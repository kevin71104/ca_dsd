==> flow/design.v <==
module cacheL1(
    clk,
    proc_reset,
    proc_read,
    proc_write,
    proc_addr,
    proc_wdata,
    proc_stall,
    proc_rdata,
    mem_read,
    mem_write,
    mem_addr,
    mem_rdata,
    mem_wdata,
    mem_ready
);
    input          clk;
    input          proc_reset;
    input          proc_read, proc_write;
    input   [29:0] proc_addr;
    input   [31:0] proc_wdata;
    output         proc_stall;
    output  [31:0] proc_rdata;
    input  [127:0] mem_rdata;
    input          mem_ready;
    output         mem_read, mem_write;
    output  [27:0] mem_addr;
    output [127:0] mem_wdata;
    parameter WAY_NUM = 3;  
    parameter SET_NUM = 8 >> WAY_NUM;
    reg  [127:0] block[7:0];
    reg  [127:0] block_next;
    reg          blockvalid[7:0];
    reg          blockvalid_next;
    reg          blockdirty[7:0];
    reg          blockdirty_next;
    reg  [27:0]  blocktag[7:0];
    reg  [27:0]  blocktag_next;
    reg   [2:0]  blockrelease[7:0];
    reg   [2:0]  blockrelease_next[7:0];
    reg		[31:0] proc_rdata;
    reg	        proc_stall;
    reg            mem_read,mem_write;
    reg	    [27:0] mem_addr;
    reg	   [127:0] mem_wdata;
    reg   [27:0] tag;
    reg          valid;
    reg          dirty;
    reg  [127:0] blockdata;
    reg    [2:0] releaseb;
    wire  [1:0] wordIndex;
    wire  [2:0] setIndex;
    wire [27:0] dataTag;
    reg  [2:0] blockIndex;
    reg  [2:0] blockIndex_prev;
    reg        hit;
    integer i;
    assign wordIndex  = proc_addr[1:0];
    assign setIndex   = (WAY_NUM == 3)? 0:(WAY_NUM == 2)? {{2{1'b0}},proc_addr[2]}:{1'b0, proc_addr[3:2]};
    assign dataTag    = (WAY_NUM == 3)? proc_addr[29:2]:(WAY_NUM == 2)? {{1{1'b0}},proc_addr[29:3]}:{{2{1'b0}},proc_addr[29:4]};
	always@(*) begin
		mem_read   = 0;
		mem_write  = 0;
		mem_addr   = 0;
		mem_wdata  = 0;
		proc_stall = 0;
		proc_rdata = 0;
    		blockIndex = setIndex << WAY_NUM;
		hit = 0;
		valid = 1;
		for (i=0;i<(1<<WAY_NUM);i=i+1) begin
			if (~hit) begin
				if (valid) begin
					if (blockrelease[blockIndex] > blockrelease[(setIndex << WAY_NUM)+i]) begin
						blockIndex = (setIndex << WAY_NUM)+i;
					end
					if (blockvalid[(setIndex << WAY_NUM)+i] == 0) begin
						valid = 0;
						blockIndex = (setIndex << WAY_NUM)+i;
					end
				end
				if (blocktag[(setIndex << WAY_NUM)+i] == dataTag) begin
					hit = 1;
					blockIndex = (setIndex << WAY_NUM)+i;
				end 
			end 
		end
		tag   = blocktag[blockIndex];
		valid = blockvalid[blockIndex];
		dirty = blockdirty[blockIndex];
		releaseb  = blockrelease[blockIndex];
		hit = (tag == dataTag) ? 1: 0;
		blockdata = block[blockIndex];
		block_next = block[blockIndex];
        	blockvalid_next = blockvalid[blockIndex];
        	blockdirty_next = blockdirty[blockIndex];
        	blocktag_next = blocktag[blockIndex];
		for (i=0;i<=7;i=i+1) begin
       			blockrelease_next[i] = blockrelease[i];
		end
		if (proc_read || proc_write)begin
			if (valid == 1) begin
				if(hit)begin
					if(proc_read && ~proc_write) begin
						case(wordIndex)
							2'd0: proc_rdata = blockdata[31:0];
							2'd1: proc_rdata = blockdata[63:32];
							2'd2: proc_rdata = blockdata[95:64];
							2'd3: proc_rdata = blockdata[127:96];
						endcase
						if (blockIndex != blockIndex_prev) begin
							for (i=0;i<(1<<WAY_NUM);i=i+1) begin
								if(blockrelease[(setIndex << WAY_NUM)+i]> 0)begin
									blockrelease_next[(setIndex << WAY_NUM)+i] = blockrelease[(setIndex << WAY_NUM)+i]-1;
								end else begin
									blockrelease_next[(setIndex << WAY_NUM)+i] = blockrelease[(setIndex << WAY_NUM)+i];
								end
							end
						end
						blockrelease_next[blockIndex] = (1<<WAY_NUM)-1;
						proc_stall = 0;
					end
					else if(~proc_read && proc_write)begin
						case(wordIndex)
							2'd0: block_next[31:0]   = proc_wdata;
							2'd1: block_next[63:32]  = proc_wdata;
							2'd2: block_next[95:64]  = proc_wdata;
							2'd3: block_next[127:96] = proc_wdata;
						endcase
						if (blockIndex != blockIndex_prev) begin
							for (i=0;i<(1<<WAY_NUM);i=i+1) begin
								if(blockrelease[(setIndex << WAY_NUM)+i]> 0)begin
									blockrelease_next[(setIndex << WAY_NUM)+i] = blockrelease[(setIndex << WAY_NUM)+i]-1;
								end else begin
									blockrelease_next[(setIndex << WAY_NUM)+i] = blockrelease[(setIndex << WAY_NUM)+i];
								end
							end
						end
						blockrelease_next[blockIndex] = (1<<WAY_NUM)-1;
						blockdirty_next = 1;
						proc_stall = 0;
					end
				end
				else begin
					proc_stall = 1;
					if(dirty == 0) begin
						if(mem_ready == 0) begin
							mem_read = 1;
							mem_write = 0;
							mem_addr = proc_addr[29:2];
						end
						else begin
							mem_read  = 0;
							mem_write = 0;
							block_next = mem_rdata;
							blocktag_next = dataTag;
						end
					end
					else begin
						if(mem_ready == 0 ) begin
							mem_read  = 0;
							mem_write = 1;	
							mem_addr =(WAY_NUM == 3)? tag:(WAY_NUM ==2)?{tag[26:0],setIndex[0]} :{tag[25:0],setIndex[1:0]};
                            				mem_wdata  = blockdata;
						end
						else begin
                            				mem_read   = 1'b0;
                            				mem_write  = 1'b0;
                            				blockdirty_next = 1'b0;
						end
					end
				end
			end
			else begin
				proc_stall = 1;
				if (mem_ready == 0) begin
					mem_read  = 1;
					mem_write = 0;
					mem_addr  = proc_addr[29:2];
				end
				else begin
					mem_read  = 0;
					mem_write = 0;
					block_next = mem_rdata;
					blocktag_next = dataTag;
					blockvalid_next = 1'b1;
					blockdirty_next = 1'b0;
				end
			end
		end
		else begin
			mem_read   = 0;
			mem_write  = 0;
			mem_addr   = 0;
			mem_wdata  = 0;
			proc_stall = 0;
			proc_rdata = 0;
		end
	end
	always@(posedge clk or posedge proc_reset) begin
		if(proc_reset)begin
			for (i=0;i<=7;i=i+1)begin
				blockdirty[i] <= 1'b0;
                		blockvalid[i] <= 1'b0;
				blockrelease[i] <= 1'b0;
            		end
			blockIndex_prev <=  0;
		end
        else begin
            	block[blockIndex] <= block_next;
            	blocktag[blockIndex] <= blocktag_next;
            	blockvalid[blockIndex] <= blockvalid_next;
        	blockdirty[blockIndex] <= blockdirty_next;
		blockIndex_prev        <=  blockIndex;
		for (i=0;i<8;i=i+1)begin
			blockrelease[i] <= blockrelease_next[i];
		end
	    end
	end
endmodule
module cacheL2(
    clk,
    proc_reset,
    proc_read,
    proc_write,
    proc_addr,
    proc_wdata,
    proc_stall,
    proc_rdata,
    mem_read,
    mem_write,
    mem_addr,
    mem_rdata,
    mem_wdata,
    mem_ready
);
    input          clk;
    input          proc_reset;
    input          proc_read, proc_write;
    input   [29:0] proc_addr;
    input   [31:0] proc_wdata;
    output         proc_stall;
    output  [31:0] proc_rdata;
    input  [127:0] mem_rdata;
    input          mem_ready;
    output         mem_read, mem_write;
    output  [27:0] mem_addr;
    output [127:0] mem_wdata;
    parameter WAY_NUM = 1;  
    parameter SET_NUM = 8 >> WAY_NUM;
    reg  [127:0] block[63:0];
    reg  [127:0] block_next;
    reg          blockvalid[63:0];
    reg          blockvalid_next;
    reg          blockdirty[63:0];
    reg          blockdirty_next;
    reg  [25:0]  blocktag[63:0];
    reg  [2:0]  blocktag_next;
    reg   [2:0]  blockrelease[63:0];
    reg   [2:0]  blockrelease_next[63:0];
    reg		[31:0] proc_rdata;
    reg	        proc_stall;
    reg            mem_read,mem_write;
    reg	    [27:0] mem_addr;
    reg	   [127:0] mem_wdata;
    reg   [27:0] tag;
    reg          valid;
    reg          dirty;
    reg  [127:0] blockdata;
    reg    [2:0] releaseb;
    wire  [1:0] wordIndex;
    wire  [5:0] setIndex;
    wire [27:0] dataTag;
    reg  [5:0] blockIndex;
    reg  [5:0] blockIndex_prev;
    reg        hit;
    integer i;
    assign wordIndex  = proc_addr[1:0];
    assign setIndex   = {{WAY_NUM{1'b0}},proc_addr[7-WAY_NUM:2]};
    assign dataTag    = {{{4-WAY_NUM}{1'b0}},proc_addr[29:(6-WAY_NUM)]};
	always@(*) begin
		mem_read   = 0;
		mem_write  = 0;
		mem_addr   = 0;
		mem_wdata  = 0;
		proc_stall = 0;
		proc_rdata = 0;
    		blockIndex = setIndex << WAY_NUM;
		hit = 0;
		valid = 1;
		for (i=0;i<(1<<WAY_NUM);i=i+1) begin
			if (~hit) begin
				if (valid) begin
					if (blockrelease[blockIndex] > blockrelease[(setIndex << WAY_NUM)+i]) begin
						blockIndex = (setIndex << WAY_NUM)+i;
					end
					if (blockvalid[(setIndex << WAY_NUM)+i] == 0) begin
						valid = 0;
						blockIndex = (setIndex << WAY_NUM)+i;
					end
				end
				if (blocktag[(setIndex << WAY_NUM)+i] == dataTag) begin
					hit = 1;
					blockIndex = (setIndex << WAY_NUM)+i;
				end 
			end 
		end
		tag   = blocktag[blockIndex];
		valid = blockvalid[blockIndex];
		dirty = blockdirty[blockIndex];
		releaseb  = blockrelease[blockIndex];
		hit = (tag == dataTag) ? 1: 0;
		blockdata = block[blockIndex];
		block_next = block[blockIndex];
        	blockvalid_next = blockvalid[blockIndex];
        	blockdirty_next = blockdirty[blockIndex];
        	blocktag_next = blocktag[blockIndex];
		for (i=0;i<64;i=i+1) begin
       			blockrelease_next[i] = blockrelease[i];
		end
		if (proc_read || proc_write)begin
			if (valid == 1) begin
				if(hit)begin
					if(proc_read && ~proc_write) begin
						case(wordIndex)
							2'd0: proc_rdata = blockdata[31:0];
							2'd1: proc_rdata = blockdata[63:32];
							2'd2: proc_rdata = blockdata[95:64];
							2'd3: proc_rdata = blockdata[127:96];
						endcase
						if (blockIndex != blockIndex_prev) begin
							for (i=0;i<(1<<WAY_NUM);i=i+1) begin
								if(blockrelease[(setIndex << WAY_NUM)+i]> 0)begin
									blockrelease_next[(setIndex << WAY_NUM)+i] = blockrelease[(setIndex << WAY_NUM)+i]-1;
								end else begin
									blockrelease_next[(setIndex << WAY_NUM)+i] = blockrelease[(setIndex << WAY_NUM)+i];
								end
							end
						end
						blockrelease_next[blockIndex] = (1<<WAY_NUM)-1;
						proc_stall = 0;
					end
					else if(~proc_read && proc_write)begin
						case(wordIndex)
							2'd0: block_next[31:0]   = proc_wdata;
							2'd1: block_next[63:32]  = proc_wdata;
							2'd2: block_next[95:64]  = proc_wdata;
							2'd3: block_next[127:96] = proc_wdata;
						endcase
						if (blockIndex != blockIndex_prev) begin
							for (i=0;i<(1<<WAY_NUM);i=i+1) begin
								if(blockrelease[(setIndex << WAY_NUM)+i]> 0)begin
									blockrelease_next[(setIndex << WAY_NUM)+i] = blockrelease[(setIndex << WAY_NUM)+i]-1;
								end else begin
									blockrelease_next[(setIndex << WAY_NUM)+i] = blockrelease[(setIndex << WAY_NUM)+i];
								end
							end
						end
						blockrelease_next[blockIndex] = (1<<WAY_NUM)-1;
						blockdirty_next = 1;
						proc_stall = 0;
					end
				end
				else begin
					proc_stall = 1;
					if(dirty == 0) begin
						if(mem_ready == 0) begin
							mem_read = 1;
							mem_write = 0;
							mem_addr = proc_addr[29:2];
						end
						else begin
							mem_read  = 0;
							mem_write = 0;
							block_next = mem_rdata;
							blocktag_next = dataTag;
						end
					end
					else begin
						if(mem_ready == 0 ) begin
							mem_read  = 0;
							mem_write = 1;	
							mem_addr   = {tag[21+WAY_NUM:0], setIndex[5-WAY_NUM:0]}; 
                            				mem_wdata  = blockdata;
						end
						else begin
                            				mem_read   = 1'b0;
                            				mem_write  = 1'b0;
                            				blockdirty_next = 1'b0;
						end
					end
				end
			end
			else begin
				proc_stall = 1;
				if (mem_ready == 0) begin
					mem_read  = 1;
					mem_write = 0;
					mem_addr  = proc_addr[29:2];
				end
				else begin
					mem_read  = 0;
					mem_write = 0;
					block_next = mem_rdata;
					blocktag_next = dataTag;
					blockvalid_next = 1'b1;
					blockdirty_next = 1'b0;
				end
			end
		end
		else begin
			mem_read   = 0;
			mem_write  = 0;
			mem_addr   = 0;
			mem_wdata  = 0;
			proc_stall = 0;
			proc_rdata = 0;
		end
	end
	always@(posedge clk or posedge proc_reset) begin
		if(proc_reset)begin
			for (i=0;i<64;i=i+1)begin
				blockdirty[i] <= 1'b0;
                		blockvalid[i] <= 1'b0;
				blockrelease[i] <= 1'b0;
            		end
			blockIndex_prev <=  0;
		end
        else begin
            	block[blockIndex] <= block_next;
            	blocktag[blockIndex] <= blocktag_next;
            	blockvalid[blockIndex] <= blockvalid_next;
        	blockdirty[blockIndex] <= blockdirty_next;
		blockIndex_prev        <=  blockIndex;
		for (i=0;i<64;i=i+1)begin
			blockrelease[i] <= blockrelease_next[i];
		end
	    end
	end
endmodule
## From RTL to reports: cacheL1

The steps from the RTL of cacheL1 to its reports follow in flow order.
Line numbers count from 1 in the design file above.
Library cell names are shortened.
A cell with - has no value.

- Top: cacheL1
- Clock input: clk
- Cell library: sky130hd
- Timing corner: tt_025C_1v80

## Word-level counts

Source: Yosys, flattened and elaborated. Widths are those after wreduce. Registers that Yosys merges into a memory's read port (data or address) are not register bits. Print and check cells do not count. Equal cells are merged and count once.

- Register bits after elaboration: 1291
- Input bits: 195
- Output and inout port bits: 191
- Word-level cells: 657

- Add/sub/neg operators: 16
- Magnitude comparators: 23
- Eq/ne operators: 92
- Multiplexer cells: 442
- Bitwise gates (word level): 3
- Reduce/logical cells: 40

Operator list:

| cell | number |
|---|---|
| two-way mux 128 bit | 12 |
| parallel mux 128 bit (select 8 bit) | 1 |
| two-way mux 3 bit | 303 |
| parallel mux 128 bit (select 7 bit) | 1 |
| two-way mux 28 bit | 18 |
| parallel mux 32 bit (select 2 bit) | 4 |
| == test 28 bit | 9 |
| parallel mux 28 bit (select 8 bit) | 1 |
| parallel mux 28 bit (select 7 bit) | 1 |
| parallel mux 3 bit (select 8 bit) | 6 |
| parallel mux 32 bit (select 4 bit) | 1 |
| two-way mux 32 bit | 4 |
| parallel mux 3 bit (select 2 bit) | 16 |
| == test 3 bit with constant B | 28 |
| two-way mux 1 bit | 70 |
| OR reduction 7 bit | 8 |
| AND reduction 8 bit | 7 |
| subtractor 3 x 1 -> 3 bit with constant B | 16 |
| greater-than comparator 3 x 1 -> 1 bit with constant B | 16 |
| == test 3 x 2 -> 1 bit with constant B | 14 |
| inequality test 3 x 2 -> 1 bit with constant B | 11 |
| inequality test 3 bit with constant B | 8 |
| == test 3 x 1 -> 1 bit with constant B | 7 |
| greater-than comparator 3 bit | 7 |
| zero test 3 bit | 7 |
| AND reduction 2 bit | 8 |
| inequality test 4 x 2 -> 1 bit with constant B | 4 |
| inequality test 4 x 3 -> 1 bit with constant B | 4 |

Not listed: further kinds 13, cells in them 24.

## Longest topological paths

Depth = most cells in a row (Yosys ltp): at word level without a register or memory, in the mapped netlist without a sequential cell, where the memories' decode and read muxes count.

- Word-level depth: 91
- ABC_AREA: 0
- Gate-level depth with buffers: 96
- Mapped depth without buffers: 72

## Mapped cells and area

Yosys stat after the flow's synthesis: flattened, memories mapped to cells. It holds for the ABC_AREA given above (unset counts as 0); a run with the other value may have another netlist.
Totals and module areas in this step are rounded.

Cell types:

| cell type | number | area in all (um2) |
|---|---|---|
| edfxtp_1 | 1248 | 3.75E+04 |
| nand2_1 | 522 | 1.96E+03 |
| a221oi_1 | 167 | 1.46E+03 |
| o21ai_0 | 274 | 1.37E+03 |
| a21oi_1 | 265 | 1.33E+03 |
| a22oi_1 | 164 | 1.23E+03 |
| xnor2_1 | 132 | 1.16E+03 |
| nor2_1 | 300 | 1126.08 |
| dfrtp_1 | 43 | 1.08E+03 |
| clkbuf_1 | 277 | 1.04E+03 |
| nand4_1 | 161 | 1.01E+03 |
| xor2_1 | 107 | 937.149 |
| nand3_1 | 178 | 890.854 |
| nor3_1 | 123 | 615.59 |
| ha_1 | 40 | 500.48 |
| mux4_2 | 19 | 427.91 |
| mux2i_1 | 40 | 400.384 |
| o211ai_1 | 53 | 397.882 |

Not listed: further types 70, cells in them 693.

- Cells in the netlist: 4806
- Cell area after synthesis: 59410 um2
- Area of sequential cells: 38550 um2
- Flip-flop cells: 1291
- Buffer cells: 381

## Path before layout

Path of least setup slack by OpenSTA after synthesis, without wires, with an ideal clock, recovery checks aside; 20% of the period is set as input and as output delay. Where synthesis merged equal registers, the netlist keeps one of their names.

- Path type: input to output
- From: input port proc_addr[4]
- To: output port mem_wdata[100]
- Period: 28800 ps
- Input delay: 5760 ps
- Output delay: 5760 ps
- Launch time at the first pin: 5760 ps
- Arrival: 22462 ps
- Data required time: 23040 ps
- Slack: 578 ps
- Path delay: 16702 ps
- Stages on the path: 90
- Path buffers: 26
- Synthesis period reached: 28222 ps

"path delay" = arrival - input delay + setup time.
At an output port there is no setup time.
"stages on the path": output pins that drive a net of the path, with the launching flip-flop's if there is one; two outputs of one cell count as two.
"synthesis period reached" = period - worst setup slack (recovery checks aside). The figure is calculated, with input and output delays left at 20% of the set period.
The rows between start and end are the longest chain of elaborated cells between them; the timing report does not say that the signal goes this way. Where chains are equally long, one stands for them.
Each line given opens the expression or statement behind the cell; cells for indexed reads and writes are added by Yosys, which also makes memories of some case tables.

- Cell sequence: clkbuf_2 buf_4 xnor2_1 nand4_1 nor4_1 nand4_1 clkbuf_1 clkbuf_1 a21oi_1 mux2_2 ha_1 nand2_1 o211ai_1 and3_1 nor2_1 nor2_1 nor2_1 a21oi_1 (+54 left out) a21boi_0 a21boi_0 a311oi_1 buf_2 o41ai_2 buf_2 clkbuf_1 o21ai_0 a31oi_1 xnor2_1 nand4b_1 nor4_1 nand2_1 buf_2 nand2_1 clkbuf_1 clkbuf_1 nor2_1
- Length of the longest elaborated chain: 76
- Elaborated cells on any way between the ends: 200
- Classes of those cells: 7 x compare; 58 x eq/ne; 128 x mux; 7 x reduce/logical

RTL lines, path post-synthesis:

| item | RTL line | RTL |
|---|---|---|
| from (decl) | 20 | `input   [29:0] proc_addr;` |
| == test 28 bit | 82 | `if (blocktag[(setIndex << WAY_NUM)+i] == dataTag) begin` |
| two-way mux 1 bit | 82 |  |
| two-way mux 3 bit | 72 | `if (~hit) begin` |
| greater-than comparator 3 bit | 74 | `if (blockrelease[blockIndex] > blockrelease[(setIndex << WAY_NUM)+i]) begin` |
| two-way mux 1 bit | 74 |  |
| two-way mux 3 bit | 77 | `if (blockvalid[(setIndex << WAY_NUM)+i] == 0) begin` |
| two-way mux 3 bit | 73 | `if (valid) begin` |
| (+62 left out) | - |  |
| == test 3 bit | 93 | `blockdata = block[blockIndex];` |
| parallel mux 128 bit (select 8 bit) | 93 |  |
| two-way mux 128 bit | 160 | `if(mem_ready == 0 ) begin` |
| two-way mux 128 bit | 146 | `if(dirty == 0) begin` |
| two-way mux 128 bit | 103 | `if(hit)begin` |
| two-way mux 128 bit | 102 | `if (valid == 1) begin` |
| two-way mux 128 bit | 101 | `if (proc_read \|\| proc_write)begin` |
| to (decl) | 28 | `output [127:0] mem_wdata;` |

## Timing after layout

From the final timing report of stored run 2: the path of least setup slack in the routed layout; clock arrival at registers is part of the times.
The report prints the path's times to 10 ps; the period is as set.

- Path type: input to output
- From: input port proc_addr[2]
- To: output port proc_rdata[17]
- Period: 30200 ps
- Input delay: 6040 ps
- Output delay: 6040 ps
- Launch time at the first pin: 6040 ps
- Arrival: 24130 ps
- Data required time: 24160 ps
- Slack: 30 ps
- Stages on the path: 77
- Path buffers: 9

The rows between start and end are the longest chain of elaborated cells between them; the timing report does not say that the signal goes this way. Where chains are equally long, one stands for them.

- Cell sequence: clkdlybuf4s50_1 xnor2_1 nand4_1 nor4_1 nand4_1 a21oi_1 mux2_2 ha_1 nand2_1 o211ai_1 and3_1 nor2_1 nor2_1 nor2_1 a21oi_1 ha_1 nor2b_1 o21ai_0 (+41 left out) a21boi_0 a21boi_0 a311oi_4 o41ai_4 buf_4 buf_4 a22oi_1 and4_1 a2111o_1 nor4_1 nand4_1 buf_4 nor3_2 buf_4 nand3_2 buf_4 a211oi_1 clkdlybuf4s50_1
- Length of the longest elaborated chain: 76
- Elaborated cells on any way between the ends: 199
- Classes of those cells: 7 x compare; 58 x eq/ne; 127 x mux; 7 x reduce/logical

RTL lines, path post-layout:

| item | RTL line | RTL |
|---|---|---|
| from (decl) | 20 | `input   [29:0] proc_addr;` |
| == test 28 bit | 82 | `if (blocktag[(setIndex << WAY_NUM)+i] == dataTag) begin` |
| two-way mux 1 bit | 82 |  |
| two-way mux 3 bit | 72 | `if (~hit) begin` |
| greater-than comparator 3 bit | 74 | `if (blockrelease[blockIndex] > blockrelease[(setIndex << WAY_NUM)+i]) begin` |
| two-way mux 1 bit | 74 |  |
| two-way mux 3 bit | 77 | `if (blockvalid[(setIndex << WAY_NUM)+i] == 0) begin` |
| two-way mux 3 bit | 73 | `if (valid) begin` |
| (+62 left out) | - |  |
| == test 3 bit | 93 | `blockdata = block[blockIndex];` |
| parallel mux 128 bit (select 8 bit) | 93 |  |
| parallel mux 32 bit (select 4 bit) | 105 | `case(wordIndex)` |
| two-way mux 32 bit | 104 | `if(proc_read && ~proc_write) begin` |
| two-way mux 32 bit | 103 | `if(hit)begin` |
| two-way mux 32 bit | 102 | `if (valid == 1) begin` |
| two-way mux 32 bit | 101 | `if (proc_read \|\| proc_write)begin` |
| to (decl) | 23 | `output  [31:0] proc_rdata;` |

Data sheet: physical implementation of cacheL1

Module cacheL1, platform sky130hd: 2 stored runs of the flow (Yosys, OpenROAD) with differing settings, in no particular order. Input and output delays are each 20% of the period that was set; the output load is 0.01 pF.
"achieved period" is the run's clock period less its worst setup slack. It is reckoned from that one timing run; input and output delays stay at 20% of the period that was set.
"critical path time": the worst setup path's part of the clock period (all of it between registers, 20% less for each end at a port) less its slack. A launch clock that arrives late makes it longer, a capture clock that arrives late makes it shorter.
"total power of the final layout": no workload was simulated; the value follows from the tool's default switching activity.
"critical path time" is known to 10 ps.
Measured values are rounded.
Settings: - = not set for that run.
A result given as - is not shown for that run.

| item | stored run 1 | stored run 2 |
|---|---|---|
| period_ns | 33.1 | 30.2 |
| CORE_UTILIZATION | 68 | 40 |
| PLACE_DENSITY_LB_ADDON | 0.14 | - |
| HOLD_SLACK_MARGIN | 0.17 | - |
| CORE_ASPECT_RATIO | 0.73 | - |
| TNS_END_PERCENT | 55 | - |
| ABC_AREA | 1 | - |
| GPL_ROUTABILITY_DRIVEN | 0 | - |
| CTS_CLUSTER_DIAMETER | 354 | - |
| MIN_ROUTING_LAYER | met2 | - |
| CAP_MARGIN | 20 | 20 |
| CORE_MARGIN | 2 | 2 |
| SLEW_MARGIN | 20 | 20 |
| SETUP_SLACK_MARGIN | - | -1.78 |
| critical path time (ps) | - | 18090 |
| critical path type | - | input to output |
| post-layout utilization | - | 0.478 |
| synthesis area (um2) | - | 59410 |
| achieved period (ps) | - | 30172 |
| total power of the final layout (mW) | - | 10.12 |
| total die area (um2) | - | 151600 |
| summed negative setup slack (ps) | - | 0 |
| lowest setup slack (ps) | - | 28 |
| worst hold slack in the final report (ps) | - | 501 |
| standard-cell area of the final layout (um2) | - | 70580 |

Stored run 1: stopped before the end: routing reported GRT-0116
