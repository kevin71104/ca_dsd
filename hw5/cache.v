==> flow/design.v <==
module cache(
    clk,
    proc_reset,
    proc_read,
    proc_write,
    proc_addr,
    proc_wdata,
    proc_stall,
    proc_rdata,
    mem_read,
    mem_write,
    mem_addr,
    mem_rdata,
    mem_wdata,
    mem_ready
);
    input          clk;
    input          proc_reset;
    input          proc_read, proc_write;
    input   [29:0] proc_addr;  
    input   [31:0] proc_wdata;
    output         proc_stall;
    output  [31:0] proc_rdata;
    input  [127:0] mem_rdata;
    input          mem_ready;
    output         mem_read, mem_write;
    output  [27:0] mem_addr;
    output [127:0] mem_wdata;
    integer    i;
    parameter  JUDGE   = 3'd0;
    parameter  WB      = 3'd1;
    parameter  MISS    = 3'd2;
    parameter  HIT     = 3'd3;
    parameter  STALL   = 3'd4;
    parameter  BEGIN   = 3'd5;
    reg  [127:0] block[7:0];
    reg  [127:0] block_next;
    reg          blockvalid[7:0];
    reg          blockvalid_next;
    reg          blockdirty[7:0];
    reg          blockdirty_next;
    reg  [24:0]  blocktag[7:0];
    reg  [24:0]  blocktag_next;
    reg   [2:0]  state, state_next;
    reg         proc_read_r, proc_write_r, mem_ready_r;
    reg [127:0] mem_rdata_r;
    reg  [29:0] proc_addr_r;  
    reg  [31:0] proc_wdata_r;
    reg         mem_read, mem_read_next;
    reg         mem_write, mem_write_next;
    reg         proc_stall, proc_stall_next;
    reg  [27:0] mem_addr, mem_addr_next;
    reg [127:0] mem_wdata, mem_wdata_next;
    reg  [31:0] proc_rdata, proc_rdata_next;
    wire  [24:0]  tag;
    wire          valid;
    wire          dirty;
    wire  [127:0] blockdata;
    wire  [1:0] wordIndex;
    wire  [2:0] blockIndex;
    wire [24:0] dataTag;
    wire        hit;
    assign wordIndex  = proc_addr_r[1:0];
    assign blockIndex = proc_addr_r[4:2];
    assign dataTag    = proc_addr_r[29:5];
    assign hit = valid ? (tag == dataTag) : 0;
    always@(*)begin
        state_next = JUDGE;
        proc_stall_next = 1'b1;
        mem_read_next   = 1'b0;
        mem_write_next  = 1'b0;
        proc_rdata_next = proc_rdata;
        mem_addr_next   = mem_addr;
        mem_wdata_next  = mem_wdata;
        case(state)
            BEGIN:
                begin
                    if(proc_read_r | proc_write_r)begin
                        state_next = JUDGE;
                        proc_stall_next = 1'b1;
                        mem_read_next   = 1'b0;
                        mem_write_next  = 1'b0;
                    end
                    else begin
                        state_next = BEGIN;
                        proc_stall_next = 1'b1;
                        mem_read_next   = 1'b0;
                        mem_write_next  = 1'b0;
                    end
                end
            JUDGE:
                begin
                    if(proc_read_r | proc_write_r)begin
                        if(hit)begin
                            state_next = HIT;
                            proc_stall_next = 1'b0;
                            mem_read_next   = 1'b0;
                            mem_write_next  = 1'b0;
                            if(proc_read_r && ~proc_write_r)begin
                                case(wordIndex)
                                    2'd0:
                                        proc_rdata_next = blockdata[31:0];
                                    2'd1:
                                        proc_rdata_next = blockdata[63:32];
                                    2'd2:
                                        proc_rdata_next = blockdata[95:64];
                                    2'd3:
                                        proc_rdata_next = blockdata[127:96];
                                endcase
                            end
                        end
                        else if(dirty && ~hit)begin
                            state_next = WB;
                            proc_stall_next = 1'b1;
                            mem_read_next   = 1'b0;
                            mem_write_next  = 1'b1;
                            mem_addr_next = {tag[24:0],blockIndex[2:0]};  
                            mem_wdata_next = blockdata;
                        end
                        else if(~dirty && ~hit)begin
                            state_next = MISS;
                            proc_stall_next = 1'b1;
                            mem_read_next   = 1'b1;
                            mem_write_next  = 1'b0;
                            mem_addr_next = {proc_addr_r[29:2]};  
                        end
                    end
                    else begin
                        state_next = JUDGE;
                        proc_stall_next = 1'b0;
                        mem_read_next   = 1'b0;
                        mem_write_next  = 1'b0;
                    end
                end
            WB:
                begin
                    if(mem_ready_r)begin
                        state_next = MISS;
                        proc_stall_next = 1'b1;
                        mem_read_next   = 1'b1;
                        mem_write_next  = 1'b0;
                        mem_addr_next = {proc_addr_r[29:2]};  
                    end
                    else if((~mem_ready_r))begin
                        state_next = WB;
                        proc_stall_next = 1'b1;
                        mem_read_next   = 1'b0;
                        mem_write_next  = 1'b1;
                        mem_addr_next = {tag[24:0],blockIndex[2:0]};  
                    end
                end
            MISS:
                begin
                    if(mem_ready_r)begin
                        state_next = HIT;
                        proc_stall_next = 1'b0;
                        mem_read_next   = 1'b0;
                        mem_write_next  = 1'b0;
                        case(wordIndex)
                                2'd0:
                                    proc_rdata_next = mem_rdata_r[31:0];
                                2'd1:
                                    proc_rdata_next = mem_rdata_r[63:32];
                                2'd2:
                                    proc_rdata_next = mem_rdata_r[95:64];
                                2'd3:
                                    proc_rdata_next = mem_rdata_r[127:96];
                        endcase
                    end
                    else begin
                        state_next = MISS;
                        proc_stall_next = 1'b1;
                        mem_read_next   = 1'b1;
                        mem_write_next  = 1'b0;
                        mem_addr_next = {proc_addr_r[29:2]};  
                    end
                end
            HIT:
                begin
                    state_next = STALL;
                    proc_stall_next = 1'b1;
                    mem_read_next   = 1'b0;
                    mem_write_next  = 1'b0;
                end
            STALL:
                begin
                    state_next = JUDGE;
                    proc_stall_next = 1'b1;
                    mem_read_next   = 1'b0;
                    mem_write_next  = 1'b0;
                end
        endcase
    end
    assign tag = blocktag[blockIndex];
    assign valid = blockvalid[blockIndex];
    assign dirty = blockdirty[blockIndex];
    assign blockdata = block[blockIndex];
    always@(*)begin
        block_next = blockdata;
        blockvalid_next = valid;
        blockdirty_next = dirty;
        blocktag_next = tag;
        if(state == MISS)begin
            if(mem_ready_r)begin
                block_next = mem_rdata_r;  
                blocktag_next = dataTag;   
                blockdirty_next = 1'b0;    
                blockvalid_next = 1'b1;    
            end
        end
        if(state == HIT)begin
            if(~proc_read_r && proc_write_r)begin
                case(wordIndex)
                    2'd0: block_next[31:0]   = proc_wdata_r;
                    2'd1: block_next[63:32]  = proc_wdata_r;
                    2'd2: block_next[95:64]  = proc_wdata_r;
                    2'd3: block_next[127:96] = proc_wdata_r;
                endcase
                blockdirty_next = 1'b1;
            end
        end
    end
    always@( posedge clk or posedge proc_reset) begin
        if(proc_reset)begin
            state <= BEGIN;
            for(i=0;i<=7;i=i+1)begin
                blockvalid[i] <= 1'b0;
                blockdirty[i] <= 1'b0;
            end
		end
        else begin
            state <= state_next;
            block[blockIndex] <= block_next;
            blocktag[blockIndex] <= blocktag_next;
            blockvalid[blockIndex] <= blockvalid_next;
            blockdirty[blockIndex] <= blockdirty_next;
        end
    end
    always@( posedge clk)begin
        proc_read_r  <= proc_read;
        proc_write_r <= proc_write;
        proc_addr_r  <= proc_addr;
        proc_wdata_r <= proc_wdata;
        mem_ready_r  <= mem_ready;
        mem_rdata_r  <= mem_rdata;
        mem_read  <= mem_read_next;
        mem_write <= mem_write_next;
        mem_addr  <= mem_addr_next;
        mem_wdata <= mem_wdata_next;
        proc_stall <= proc_stall_next;
        proc_rdata <= proc_rdata_next;
    end
endmodule
# [From RTL to reports: cache]
# The steps from the RTL of cache to its reports follow in flow order.
# Lines are those of the file above, counted from 1.
# Cell names lack the library's common part.
# The mark n/a stands for no value.
[inputs] top_module="cache" clock="clk" lib="sky130hd" corner="tt_025C_1v80"

# [Elaborated design]
# Counts by Yosys on the flattened word-level netlist (proc, flatten, opt, wreduce). Print and check cells are left out.
[classes] n_eq=22 n_div=0 mul=0 reduce_and_logical=24 mux=57 n_addsub=0 cmp=0 shifts=0 bitwise=6
[ops] cell="case mux 128 bit (select 8 bit)" n=1
[ops] cell="2-to-1 mux 128 bit" n=4
[ops] cell="case mux 32 bit (select 2 bit)" n=5
[ops] cell="case mux 32 bit (select 4 bit)" n=2
[ops] cell="case mux 25 bit (select 8 bit)" n=1
[ops] cell="2-to-1 mux 28 bit" n=6
[ops] cell="2-to-1 mux 32 bit" n=4
[ops] cell="case mux 28 bit (select 3 bit)" n=1
[ops] cell="2-to-1 mux 25 bit" n=2
[ops] cell="equality test 25 bit" n=1
[ops] cell="2-to-1 mux 1 bit" n=19
[ops] cell="AND reduction 2 bit" n=8
[ops] cell="case mux 1 bit (select 8 bit)" n=2
[ops] cell="equality test 3 bit with constant B" n=5
[ops] cell="case mux 3 bit (select 5 bit)" n=1
[ops] cell="!= test 2 bit with constant B" n=6
[ops] cell="equality test 3 x 2 -> 1 bit with constant B" n=4
[ops] cell="OR reduction 3 bit" n=4
[ops] cell="AND reduction 5 bit" n=2
[ops] cell="2-to-1 mux 2 bit" n=5
[ops] cell="equality test 3 x 1 -> 1 bit with constant B" n=2
[ops] cell="zero test 3 bit" n=2
[ops] cell="inverter 1 bit" n=5
[ops] cell="logical AND 1 bit" n=4
[ops] cell="equality test 2 bit with constant B" n=2
[ops] cell="AND reduction 4 bit" n=1
[ops] cell="case mux 1 bit (select 2 bit)" n=2
[ops] cell="!= test 3 bit with constant B" n=1
# Not listed: further kinds 7, cells in them 7.
[word_totals] latchBits=0 regBits=1627 romBits=0 word_cells=154 clocked_rd_ports_x_width=0 out_inout_bits=191 ramBits=0 inputBits=195 n_memories=0

# [Longest topological paths]
# Longest topological path by Yosys (ltp), each cell counted once; first at word level (registers and memories cut), then after technology mapping (sequential cells cut; the memories' decode and read muxes count).
[depth] word_depth=11 abc_area=0 depth_mapped=15 depth_no_buf=9

# [Netlist]
# Source: synth_stat.txt of the flow (Yosys; design flattened, memories mapped). It holds for the ABC_AREA given above (unset counts as 0); a run with the other value may have another netlist.
# The area totals of this step are shown rounded.
[by_type] type="edfxtp_1" n=1412 type_area_um2=4.24E+04
[by_type] type="dfxtp_1" n=196 type_area_um2=3.92E+03
[by_type] type="mux2i_1" n=189 type_area_um2=1.89E+03
[by_type] type="mux4_2" n=82 type_area_um2=1.85E+03
[by_type] type="o21ai_0" n=253 type_area_um2=1.27E+03
[by_type] type="nor2_1" n=315 type_area_um2=1.18E+03
[by_type] type="nand2_1" n=311 type_area_um2=1167.37
[by_type] type="a21oi_1" n=191 type_area_um2=955.917
[by_type] type="mux2_2" n=58 type_area_um2=653.126
[by_type] type="o22ai_1" n=93 type_area_um2=581.808
[by_type] type="a22oi_1" n=75 type_area_um2=563.04
[by_type] type="a221oi_1" n=62 type_area_um2=543.021
[by_type] type="clkbuf_1" n=144 type_area_um2=540.518
[by_type] type="dfrtp_1" n=21 type_area_um2=525.504
[by_type] type="o221ai_1" n=47 type_area_um2=411.645
[by_type] type="inv_1" n=90 type_area_um2=337.824
[by_type] type="a22o_1" n=35 type_area_um2=306.544
[by_type] type="buf_2" n=57 type_area_um2=285.274
# Other cell types: 62; their cells: 391.
[mapped] seqArea_um2=46900 n_buf=259 yosys_area_um2=62400 ff_cells=1630 cell_count=4022

# [Timing after synthesis]
# Source: OpenSTA report_checks on the synthesized netlist (no wires, ideal clock, input and output delay 20% of the period each), path of least setup slack; recovery checks are left aside. Register names are those of the netlist, which keeps one name where synthesis merged equal registers.
[synth_timing] kind="in2reg" from="input port proc_reset" to="register block[2][0]" in_delay_ps=3740 path_delay_ps=11485 n_path_buf=1 stages=2 setup_ps=853 launch_ps=3740 t_arrival_ps=14372 slack_ps=3475 required_time_ps=17847 clock_period_ps=18700 synth_period_reached_ps=15225
# "path_delay_ps" = arrival - input delay + setup time.
# "stages" counts driving pins, that of a launching flip-flop among them; a cell with two outputs on the path counts twice.
# "synth_period_reached_ps" is the clock period less the worst setup slack; recovery checks do not enter. This is arithmetic on one report: input and output delays are still those of the set period (20% each).
# Between the ends stands the longest chain of elaborated cells between them, by number of cells; it is not shown to be the way that was timed. Of several equally long chains one is given.
# A line is the first line of the expression or statement that the cell stems from. Yosys adds cells for indexed reads and writes and turns some case tables into memories.
[synth_between] cell_sequence="clkbuf_1 -> nor3_1" elab_chain_len=2 cone_cells=2 lines_between=0 cone_classes="1 x logic; 1 x reduce/logical"
[synth_rtl] item="start: declaration" line=18 text="input          proc_reset;"
[synth_rtl] item="inverter 1 bit"
[synth_rtl] item="AND reduction 2 bit"
[synth_rtl] item="end: assignment" line=233 text="block[blockIndex] <= block_next;"
[synth_rtl] item="end: declaration" line=36 text="reg  [127:0] block[7:0];"

# [Worst path after layout]
# Path of least setup slack in the final report of flow run 1 (OpenROAD, finished layout, wires in). Where an end is a register, its clock arrival counts in the times.
# The path's times are printed in steps of 10 ps; the period is the one set.
[layout_timing] kind="in2reg" from="input port proc_reset" to="register block[4][126]" n_path_buf=3 stages=4 slack_ps=11050 t_arrival_ps=6460 launch_ps=3420 required_time_ps=17520 in_delay_ps=3420 setup_ps=370 clock_period_ps=17100
# Between the ends stands the longest chain of elaborated cells between them, by number of cells; it is not shown to be the way that was timed. Of several equally long chains one is given.
[layout_between] cell_sequence="clkdlybuf4s50_1 -> nor2_4 -> buf_4 -> buf_4" elab_chain_len=2 cone_cells=2 lines_between=0 cone_classes="1 x logic; 1 x reduce/logical"
[layout_rtl] item="start: declaration" line=18 text="input          proc_reset;"
[layout_rtl] item="inverter 1 bit"
[layout_rtl] item="AND reduction 2 bit"
[layout_rtl] item="end: assignment" line=233 text="block[blockIndex] <= block_next;"
[layout_rtl] item="end: declaration" line=36 text="reg  [127:0] block[7:0];"

Subject: flow runs of cache

Hi,

cache through Yosys and OpenROAD on sky130hd: 2 stored runs, unordered, with their settings and measured results. The constraints put input and output delay at 20% of the set period each and load the outputs with 0.01 pF.
By "achieved clock period" is meant the clock period of the run minus its worst setup slack. This is arithmetic on one report: input and output delays are still those of the set period (20% each).
"worst setup path time" = time allowed to the worst setup path (clock period - input delay - output delay, where it has them) - its slack; a late launch clock adds to it, a late capture clock takes from it.
By "power" is meant OpenSTA's value without simulated activity: inputs other than the clock are taken to toggle once in ten clock periods, and the tool carries that through the logic.
"worst setup path time" is given in steps of 10 ps.
Measured values are rounded.
[flow run 1] settings: period_ns=17.1, CAP_MARGIN=20, CORE_MARGIN=2, CORE_UTILIZATION=40, SLEW_MARGIN=20
[flow run 1] result: chip area after synthesis (Yosys) 62400 um2, die area 159000 um2, standard-cell area of the final layout 74100 um2, worst setup slack after layout 11100 ps, total negative slack 0 ps, power 8830 uW, achieved clock period 6047 ps, worst setup path time 2630 ps, worst setup path kind in2reg
[flow run 2] settings: period_ns=17.1, CORE_UTILIZATION=67, SETUP_SLACK_MARGIN=0.16, PLACE_DENSITY=0.47, TNS_END_PERCENT=45, ABC_AREA=0, GPL_TIMING_DRIVEN=0, GPL_ROUTABILITY_DRIVEN=0, CAP_MARGIN=35, CORE_MARGIN=2, SLEW_MARGIN=20
[flow run 2] result: chip area after synthesis (Yosys) 62400 um2, die area 95600 um2, standard-cell area of the final layout 76200 um2, worst setup slack after layout 11600 ps, total negative slack 0 ps, power 8850 uW, achieved clock period 5477 ps, worst setup path time 5480 ps, worst setup path kind reg2reg

Regards
